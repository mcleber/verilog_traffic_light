==> flow/design.v <==
`timescale 1ns / 1ps
module traffic_light(
    input Clock,            
    output reg R_LED,      
    output reg Y_LED,      
    output reg G_LED       
);
parameter Clock_Frequency = 27_000_000;   
parameter Count_1s = Clock_Frequency - 1;   
parameter Count_0_5s = Clock_Frequency / 2 - 1;  
reg [23:0] count_value_reg;   
reg [1:0] led_state;          
reg [1:0] state;              
reg [1:0] current_led;        
always @(posedge Clock) begin
    if (count_value_reg < Count_1s) begin
        count_value_reg <= count_value_reg + 1'b1;   
    end else begin
        count_value_reg <= 23'b0;   
    end
end
always @(posedge Clock) begin
    case (state)   
        2'b00: begin
            if (current_led == 2'b00) begin
                R_LED <= 1;   
                Y_LED <= 0;   
                G_LED <= 0;   
            end else if (current_led == 2'b01) begin
                R_LED <= 0;   
                Y_LED <= 1;   
                G_LED <= 0;   
            end else begin
                R_LED <= 0;   
                Y_LED <= 0;   
                G_LED <= 1;   
            end
            state <= 2'b01;   
        end
        2'b01: begin
            if (count_value_reg == Count_0_5s) begin
                case (current_led)   
                    2'b00: R_LED <= 0;   
                    2'b01: Y_LED <= 0;   
                    2'b10: G_LED <= 0;   
                endcase
                state <= 2'b10;   
                current_led <= current_led + 1;   
                if (current_led == 2'b11)  
                    current_led <= 2'b00;   
            end
        end
        2'b10: begin
            state <= 2'b00;   
        end
    endcase
end
endmodule
**From RTL to reports: traffic_light**

The steps from the RTL of traffic_light to its reports follow in flow order.
Line numbers count from 1 in the design file above.
Operators carry their Yosys type and port widths (W data, S select, Z words).
Cell names lack the library's common part.
The mark -- stands for no value.

- Design top: traffic_light
- Clock port: Clock
- Cell library: sky130hd
- Timing corner: tt_025C_1v80

**Word-level counts**

Yosys after proc, flatten, opt, wreduce and memory -nomap, before mapping. Memory bits, and registers merged into a memory's read port (data or address), are not among the register bits. Print and check cells are not counted. Equal cells are merged and count once.

- Add/subtract/negate cells: 2
- Multiply operators: 0
- Divide/modulo/power cells: 0
- Magnitude comparators: 1
- Eq/ne operators: 10
- Shift-type cells: 0
- Muxes and demuxes: 16
- Bitwise operators: 0
- Reduce/logical cells: 9

Operators by type and width:

| cell | number |
|---|---|
| $lt A24 B25 Y1 const B | 1 |
| $add A24 B1 Y24 const B | 1 |
| $eq A24 B24 Y1 const B | 1 |
| $mux W1 | 11 |
| $reduce_and A3 Y1 | 3 |
| $ne A2 B2 Y1 const B | 4 |
| $eq A2 B2 Y1 const B | 3 |
| $pmux W2 S3 | 1 |
| $pmux W1 S2 | 3 |
| $eq A2 B1 Y1 const B | 2 |
| $logic_not A2 Y1 | 2 |
| $reduce_and A2 Y1 | 2 |
| $reduce_bool A3 Y1 | 1 |
| $add A2 B1 Y2 const B | 1 |
| $reduce_bool A2 Y1 | 1 |
| $mux W2 | 1 |

- Flip-flop bits (word level): 31
- Latch bits: 0
- Bits in writable memories: 0
- ROM bits: 0
- Clocked read ports x word width: 0
- Memories kept: 0
- Input bits: 1
- Output and inout bits: 3
- Elaborated cells: 44

**Logic depth**

Longest topological path by Yosys (ltp), each cell counted once; first at word level (registers and memories cut), then after technology mapping (sequential cells cut; the memories' decode and read muxes count).

- Depth after elaboration: 4
- ABC_AREA: 0
- Gate-level depth with buffers: 5
- Mapped depth without buffers: 5

**Mapped cells and area**

Source: synth_stat.txt of the flow (Yosys; design flattened, memories mapped). It holds for the ABC_AREA given above (unset counts as 0); a run with the other value may have another netlist.

- Cells in the netlist: 125
- Chip area (Yosys): 1322.5 sq um
- Sequential part of the area: 690.7 sq um
- Mapped flip-flops: 32
- Buffers: 1

Cell types:

| type | number | area in all (sq um) |
|---|---|---|
| dfxtp_1 | 27 | 540.518 |
| edfxtp_1 | 5 | 150.144 |
| xnor2_1 | 16 | 140.134 |
| ha_1 | 5 | 62.56 |
| nand2_1 | 15 | 56.304 |
| xor2_1 | 6 | 52.55 |
| nor4_4 | 2 | 42.541 |
| nand3_1 | 8 | 40.038 |
| inv_1 | 8 | 30.029 |
| nor2_1 | 7 | 26.275 |
| nand4_1 | 4 | 25.024 |
| nand4_2 | 2 | 25.024 |
| nor3_1 | 5 | 25.024 |
| nor4_2 | 2 | 25.024 |
| and3_1 | 3 | 18.768 |
| o21ai_1 | 3 | 15.014 |
| nor2b_1 | 2 | 12.512 |
| nand3_2 | 1 | 10.01 |

Other cell types: 4; their cells: 4.

**Worst setup path after synthesis**

Source: OpenSTA report_checks on the synthesized netlist (no wires, ideal clock, input and output delay 20% of the period each), path of least setup slack; recovery checks are left aside. Register names are those of the netlist, which keeps one name where synthesis merged equal registers.

- Path kind: register to register
- Start point: register count_value_reg
- End point: register current_led[0]
- Clock period: 2040 ps
- Library setup time: 314 ps
- Time at the first pin: 0 ps
- Arrival time: 1403 ps
- Data required time: 1726 ps
- Setup slack: 323 ps
- Path delay: 1717 ps
- Stages on the path: 6
- Buffers on the path: 0
- Period reached after synthesis: 1717 ps

"path delay" is the arrival time less input delay plus setup time.
"stages on the path": output pins that drive a net of the path, with the launching flip-flop's if there is one; two outputs of one cell count as two.
"period reached after synthesis" = period - worst setup slack (recovery checks aside). The figure is calculated, with input and output delays left at 20% of the set period.
An end named without its bit number is one bit of that signal or, where synthesis recoded a state register, one of its new flip-flops.

- Cells stage by stage: dfxtp_1 -> ha_1 -> nand4_1 -> nor4_2 -> nand4_2 -> nor2_1

Ends and longest elaborated chain, post-synthesis:

| what | line | text |
|---|---|---|
| start, declared | 11 | `reg [23:0] count_value_reg;` |
| start, assigned | 17 | `count_value_reg <= count_value_reg + 1'b1;` |
| start, assigned | 19 | `count_value_reg <= 23'b0;` |
| end, assigned | 48 | `current_led <= current_led + 1;` |
| end, assigned | 50 | `current_led <= 2'b00;` |
| end, declared | 14 | `reg [1:0] current_led;` |

No chain of elaborated cells between the ends is given.

**Timing after layout**

From the final timing report of stored run 1: the path of least setup slack in the routed layout; clock arrival at registers is part of the times.
The path's times are printed in steps of 10 ps; the period is the one set.

- Path kind: register to register
- Start point: register count_value_reg
- End point: register R_LED
- Clock period: 1170 ps
- Library setup time: 280 ps
- Time at the first pin: 310 ps
- Arrival time: 1580 ps
- Data required time: 1200 ps
- Setup slack: -370 ps
- Stages on the path: 7
- Buffers on the path: 1

An end named without its bit number is one bit of that signal or, where synthesis recoded a state register, one of its new flip-flops.
A register here has more assigning lines than the two given.

- Cells stage by stage: dfxtp_4 -> ha_4 -> nand4_1 -> buf_6 -> nor4_4 -> nand4_4 -> o21ai_1

Ends and longest elaborated chain, post-layout:

| what | line | text |
|---|---|---|
| start, declared | 11 | `reg [23:0] count_value_reg;` |
| start, assigned | 17 | `count_value_reg <= count_value_reg + 1'b1;` |
| start, assigned | 19 | `count_value_reg <= 23'b0;` |
| end, assigned | 26 | `R_LED <= 1;` |
| end, assigned | 30 | `R_LED <= 0;` |
| end, declared | 4 | `output reg R_LED,` |

No chain of elaborated cells between the ends is given.

--- measured runs ---
Stored flow runs of traffic_light (2 of them; Yosys, OpenROAD, sky130hd). They differ in their settings and are not a sequence. Constraints: input delay and output delay 20% of the set period each, output load 0.01 pF.
"period reached" is the run's clock period less its worst setup slack. It is reckoned from that one timing run; input and output delays stay at 20% of the period that was set.
"time of the worst setup path" means the part of the period allowed to the worst setup path (the constraints hold back 20% at inputs and 20% at outputs) less its slack; where the path has registers, the arrival times of their clocks count too.
"total power of the final layout" rests on the timing tool's default activity at the inputs, not on a simulated workload.
"time of the worst setup path" is known to 10 ps.

### Stored run 1

Settings: `period_ns=1.17`, `CORE_UTILIZATION=41`, `SETUP_SLACK_MARGIN=-0.01`, `PLACE_DENSITY=0.44`, `CORE_MARGIN=6`, `GPL_TIMING_DRIVEN=0`, `GPL_ROUTABILITY_DRIVEN=0`, `CTS_CLUSTER_SIZE=76`, `CAP_MARGIN=30`, `SLEW_MARGIN=15`

- Netlist area reported by Yosys: 1322.5 sq um
- Standard-cell area after layout: 1769.2 sq um
- Time of the worst setup path: 1540 ps
- Critical path type: register to register
- Period reached: 1542 ps
- Total negative slack: -5527 ps
- Die size: 4732.8 sq um
- Worst setup slack after layout: -372 ps
- Total power of the final layout: 1.675 mW

### Stored run 2

Settings: `period_ns=1.89`, `SETUP_SLACK_MARGIN=-0.02`, `CAP_MARGIN=20`, `CORE_MARGIN=2`, `CORE_UTILIZATION=40`, `SLEW_MARGIN=20`

- Time of the worst setup path: 1720 ps
- Critical path type: register to register
- Total power of the final layout: 1.120 mW
- Netlist area reported by Yosys: 1322.5 sq um
- Total negative slack: 0 ps
- Die size: 3782.2 sq um
- Standard-cell area after layout: 1482.7 sq um
- Period reached: 1722 ps
- Worst setup slack after layout: 168 ps
--- end ---
